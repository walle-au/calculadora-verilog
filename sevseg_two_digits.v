==> flow/design.v <==
module sevseg_two_digits(
    input  wire       clk,      
    input  wire       reset,    
    input  wire [3:0] ones,
    input  wire [3:0] tens,
    output reg  [6:0] seg,      
    output reg        dp,       
    output reg  [7:0] an        
);
    reg [16:0] divcnt;
    always @(posedge clk) begin
        if (reset) divcnt <= 0;
        else       divcnt <= divcnt + 1'b1;
    end
    wire sel = divcnt[16];  
    function [6:0] seven_of;
        input [3:0] n;
        case (n)
            4'd0: seven_of = 7'b1000000;  
            4'd1: seven_of = 7'b1111001;  
            4'd2: seven_of = 7'b0100100;  
            4'd3: seven_of = 7'b0110000;  
            4'd4: seven_of = 7'b0011001;  
            4'd5: seven_of = 7'b0010010;  
            4'd6: seven_of = 7'b0000010;  
            4'd7: seven_of = 7'b1111000;  
            4'd8: seven_of = 7'b0000000;  
            4'd9: seven_of = 7'b0010000;  
            default: seven_of = 7'b1111111;  
        endcase
    endfunction
    always @(posedge clk) begin
        if (reset) begin
            an  <= 8'b1111_1111;
            seg <= 7'b1111111;
            dp  <= 1'b1;
        end else begin
            dp <= 1'b1;  
            if (sel == 1'b0) begin
                an  <= 8'b1111_1110;      
                seg <= seven_of(ones);
            end else begin
                an  <= 8'b1111_1101;      
                seg <= seven_of(tens);
            end
        end
    end
endmodule
Step by step through the tools: sevseg_two_digits
Tool output for the design above, in the order of the flow.
Lines are those of the file above, counted from 1.
Operators: Yosys type, input widths -> output width; for muxes data width and select width s.
A cell with n/a has no value.
- top: sevseg_two_digits
- clock: clk
- standard-cell library: sky130hd
- corner: tt_025C_1v80

Elaborated design
Source: Yosys, flattened and elaborated, memories not mapped. Widths are those after wreduce; folded enables and synchronous resets count as part of the registers. Registers that Yosys merges into a memory's read port (data or address) are not register bits. Print and check cells do not count. Equal cells are merged and count once.
Memory sizes are those after Yosys's memory passes, which may raise the word count (mostly to a power of two), join words into wider ones and drop unused or constant bits.
- bits in registers at 32
- input port bits at 10
- elaborated cells at 8
- memories at 2
- noted ROM bits: 224
- memory list (name ; depth ; width ; read ports ; write ports ; line ; source):
    (name not given) ; 16 ; 7 ; 1 ; 0 ; 18 ; case (n)
    (name not given) ; 16 ; 7 ; 1 ; 0 ; 18 ;
- noted muxes and demuxes: 2
- noted $add $sub $neg: 1
- operators with widths (kind ; count):
    $add 17x1->17 const B ; 1
    $mux 7 ; 1
    $mux 2 ; 1

Depth
Yosys ltp: most cells in a row. Word level: on the elaborated netlist, between registers, memories and ports. Mapped: between sequential cells and ports; inverters and the memories' decode and read muxes count.
- word-level depth at 1
- noted ABC_AREA: 0
- gate-level depth with buffers at 5
- noted mapped depth without buffers: 5

After synthesis
Source: synth_stat.txt of the flow (Yosys; design flattened, memories mapped). It holds for the ABC_AREA given above (unset counts as 0); a run with the other value may have another netlist.
- noted sequential part of the area: 520.5 um^2
- mapped area: 1491.4 um^2
- cell count: 167
- mapped flip-flops: 26
- cells by type (cell type ; count):
    sky130_fd_sc_hd__dfxtp_1 ; 26
    sky130_fd_sc_hd__ha_1 ; 11
    sky130_fd_sc_hd__nor2b_1 ; 12
    sky130_fd_sc_hd__buf_4 ; 7
    sky130_fd_sc_hd__a21oi_1 ; 10
    sky130_fd_sc_hd__o22a_1 ; 5
    sky130_fd_sc_hd__nand4_4 ; 2
    sky130_fd_sc_hd__nor2_1 ; 11
    sky130_fd_sc_hd__mux2_1 ; 3
    sky130_fd_sc_hd__inv_1 ; 8
    sky130_fd_sc_hd__nand2_1 ; 8
    sky130_fd_sc_hd__o31ai_1 ; 4
    sky130_fd_sc_hd__or4_1 ; 4
    sky130_fd_sc_hd__nand2b_1 ; 4
    sky130_fd_sc_hd__nand3_1 ; 5
    sky130_fd_sc_hd__nor4_1 ; 4
    sky130_fd_sc_hd__nor4_2 ; 2
    sky130_fd_sc_hd__clkbuf_1 ; 6
Other cell types: 21; their cells: 35.

Path before layout
Source: OpenSTA report_checks on the synthesized netlist (no wires, ideal clock, input and output delay 20% of the period each), path of least setup slack; recovery checks are left aside. Register names are those of the netlist, which keeps one name where synthesis merged equal registers.
- path type: reg-to-reg
- start: register divcnt[0]
- end: register divcnt[12]
- path buffers at 0
- noted period: 1.88 ns
- arrival: 1.286 ns
- path slack at 0.470 ns
- setup time at 0.123 ns
- delay of the path at 1.409 ns
- time at the first pin at 0.000 ns
- driving pins on the path at 5
- synthesis period reached at 1.41 ns
"delay of the path" = arrival - input delay + setup time.
"driving pins on the path" counts driving pins, that of a launching flip-flop among them; a cell with two outputs on the path counts twice.
"synthesis period reached" is the clock period less the worst setup slack; recovery checks do not enter. This is arithmetic on one report: input and output delays are still those of the set period (20% each).
The rows between start and end are the longest chain of elaborated cells between them; the timing report does not say that the signal goes this way. Where chains are equally long, one stands for them.
A line is the first line of the expression or statement that the cell stems from. Yosys adds cells for indexed reads and writes and turns some case tables into memories.
- cells stage by stage: sky130_fd_sc_hd__dfxtp_1 > sky130_fd_sc_hd__ha_1 > sky130_fd_sc_hd__inv_2 > sky130_fd_sc_hd__nor4_2 > sky130_fd_sc_hd__mux2_1
- noted length of the longest elaborated chain: 1
- ends and longest elaborated chain, after synthesis (what ; line ; source):
    start: declaration ; 10 ; reg [16:0] divcnt;
    start: assignment ; 12 ; if (reset) divcnt <= 0;
    start: assignment ; 13 ; else       divcnt <= divcnt + 1'b1;
    $add 17x1->17 ; 13 ;
    end: assignment ; 12 ;
    end: assignment ; 13 ;
    end: declaration ; 10 ;

Path in the finished layout
From the final timing report of flow run A: the path of least setup slack in the routed layout; clock arrival at registers is part of the times.
- path type: input-to-reg
- start: input port tens[1]
- end: register seg[3]
- arrival: 1.99 ns
- path buffers at 1
- external input delay: 0.48 ns
- noted period: 2.38 ns
- path slack at 0.61 ns
- setup time at 0.05 ns
- driving pins on the path at 6
- time at the first pin at 0.48 ns
The rows between start and end are the longest chain of elaborated cells between them; the timing report does not say that the signal goes this way. Where chains are equally long, one stands for them.
A memory read counts as a cell of the chain, while the word-level depth stops at memories.
A register here has more assigning lines than the two given.
- cells stage by stage: sky130_fd_sc_hd__clkdlybuf4s50_1 > sky130_fd_sc_hd__inv_1 > sky130_fd_sc_hd__ha_1 > sky130_fd_sc_hd__nand2b_1 > sky130_fd_sc_hd__a21oi_1 > sky130_fd_sc_hd__o22a_1
- noted length of the longest elaborated chain: 2
- ends and longest elaborated chain, after layout (what ; line ; source):
    start: declaration ; 5 ; input  wire [3:0] tens,
    $mem_v2 16x7 ; 18 ; case (n)
    $mux 7 ; 39 ; if (sel == 1'b0) begin
    end: assignment ; 41 ; seg <= seven_of(ones);
    end: assignment ; 44 ; seg <= seven_of(tens);
    end: declaration ; 6 ; output reg  [6:0] seg,

Stored flow runs of sevseg_two_digits (2 of them; Yosys, OpenROAD, sky130hd). They differ in their settings and are not a sequence. Constraints: input delay and output delay 20% of the set period each, output load 0.01 pF.
"reached clock period" means the clock period less the worst setup slack. The figure is calculated, with input and output delays left at 20% of the set period.
"time used up by the worst setup path" is the time allowed to the run's worst setup path (the clock period less input and output delay, where it has them) less its slack. Clock arrival times count: a late capture clock shortens it, a late launch clock lengthens it.
By "power" is meant OpenSTA's value without simulated activity: inputs other than the clock are taken to toggle once in ten clock periods, and the tool carries that through the logic.

Flow run A

==> flow/run.sh <==
#!/bin/bash
# the make line also repeats the synthesis and layout settings of config.mk as NAME=value (left out here)
make -C /OpenROAD-flow-scripts/flow DESIGN_CONFIG=/design/flow/config.mk WORK_HOME=/design/flow/orfs CLKGATE_MAP_FILE= finish
==> flow/config.mk <==
export PLATFORM = sky130hd
export DESIGN_NAME = sevseg_two_digits
export DESIGN_NICKNAME = sevseg_two_digits
export VERILOG_FILES = /design/flow/design.v
export SDC_FILE = /design/flow/constraint.sdc
export NUM_CORES = 4
export LEC_CHECK = 0
export CAP_MARGIN = 20
export CORE_ASPECT_RATIO = 0.57
export CORE_MARGIN = 10
export CORE_UTILIZATION = 41
export GPL_ROUTABILITY_DRIVEN = 1
export PLACE_DENSITY_LB_ADDON = 0.05
export SLEW_MARGIN = 35
export TNS_END_PERCENT = 30
==> flow/constraint.sdc <==
create_clock -name core_clock -period 2.38 [get_ports {clk}]
set_input_delay 0.4760 -clock core_clock [delete_from_list [all_inputs] [get_ports {clk}]]
set_output_delay 0.4760 -clock core_clock [all_outputs]
set_load 0.01 [all_outputs]

Measured in flow run A:
- area of the die: 6546.0 um^2
- post-route worst hold slack: 0.503 ns
- standard-cell area after routing at 1720.4 um^2
- total negative setup slack: 0.000 ns
- utilization after layout: 49.7 %
- time used up by the worst setup path: 1.29 ns
- worst path kind: input-to-reg
- reached clock period: 1.766 ns
- chip area in the Yosys report: 1491.4 um^2
- power at 0.8319 mW
- setup slack of the critical path at 0.614 ns

Flow run B

==> flow/run.sh <==
#!/bin/bash
# the make line also repeats the synthesis and layout settings of config.mk as NAME=value (left out here)
make -C /OpenROAD-flow-scripts/flow DESIGN_CONFIG=/design/flow/config.mk WORK_HOME=/design/flow/orfs CLKGATE_MAP_FILE= finish
==> flow/config.mk <==
export PLATFORM = sky130hd
export DESIGN_NAME = sevseg_two_digits
export DESIGN_NICKNAME = sevseg_two_digits
export VERILOG_FILES = /design/flow/design.v
export SDC_FILE = /design/flow/constraint.sdc
export NUM_CORES = 4
export LEC_CHECK = 0
export CAP_MARGIN = 20
export CORE_MARGIN = 2
export CORE_UTILIZATION = 40
export SLEW_MARGIN = 20
==> flow/constraint.sdc <==
create_clock -name core_clock -period 0.948 [get_ports {clk}]
set_input_delay 0.1896 -clock core_clock [delete_from_list [all_inputs] [get_ports {clk}]]
set_output_delay 0.1896 -clock core_clock [all_outputs]
set_load 0.01 [all_outputs]

Measured in flow run B:
- chip area in the Yosys report: 1491.4 um^2
- time used up by the worst setup path: 1.38 ns
- worst path kind: reg-to-reg
- total negative setup slack: -5.419 ns
- power at 2.357 mW
- setup slack of the critical path at -0.429 ns
- reached clock period: 1.377 ns
- utilization after layout: 64.5 %
- area of the die: 4232.8 um^2
- standard-cell area after routing at 2344.8 um^2
- post-route worst hold slack: 0.428 ns
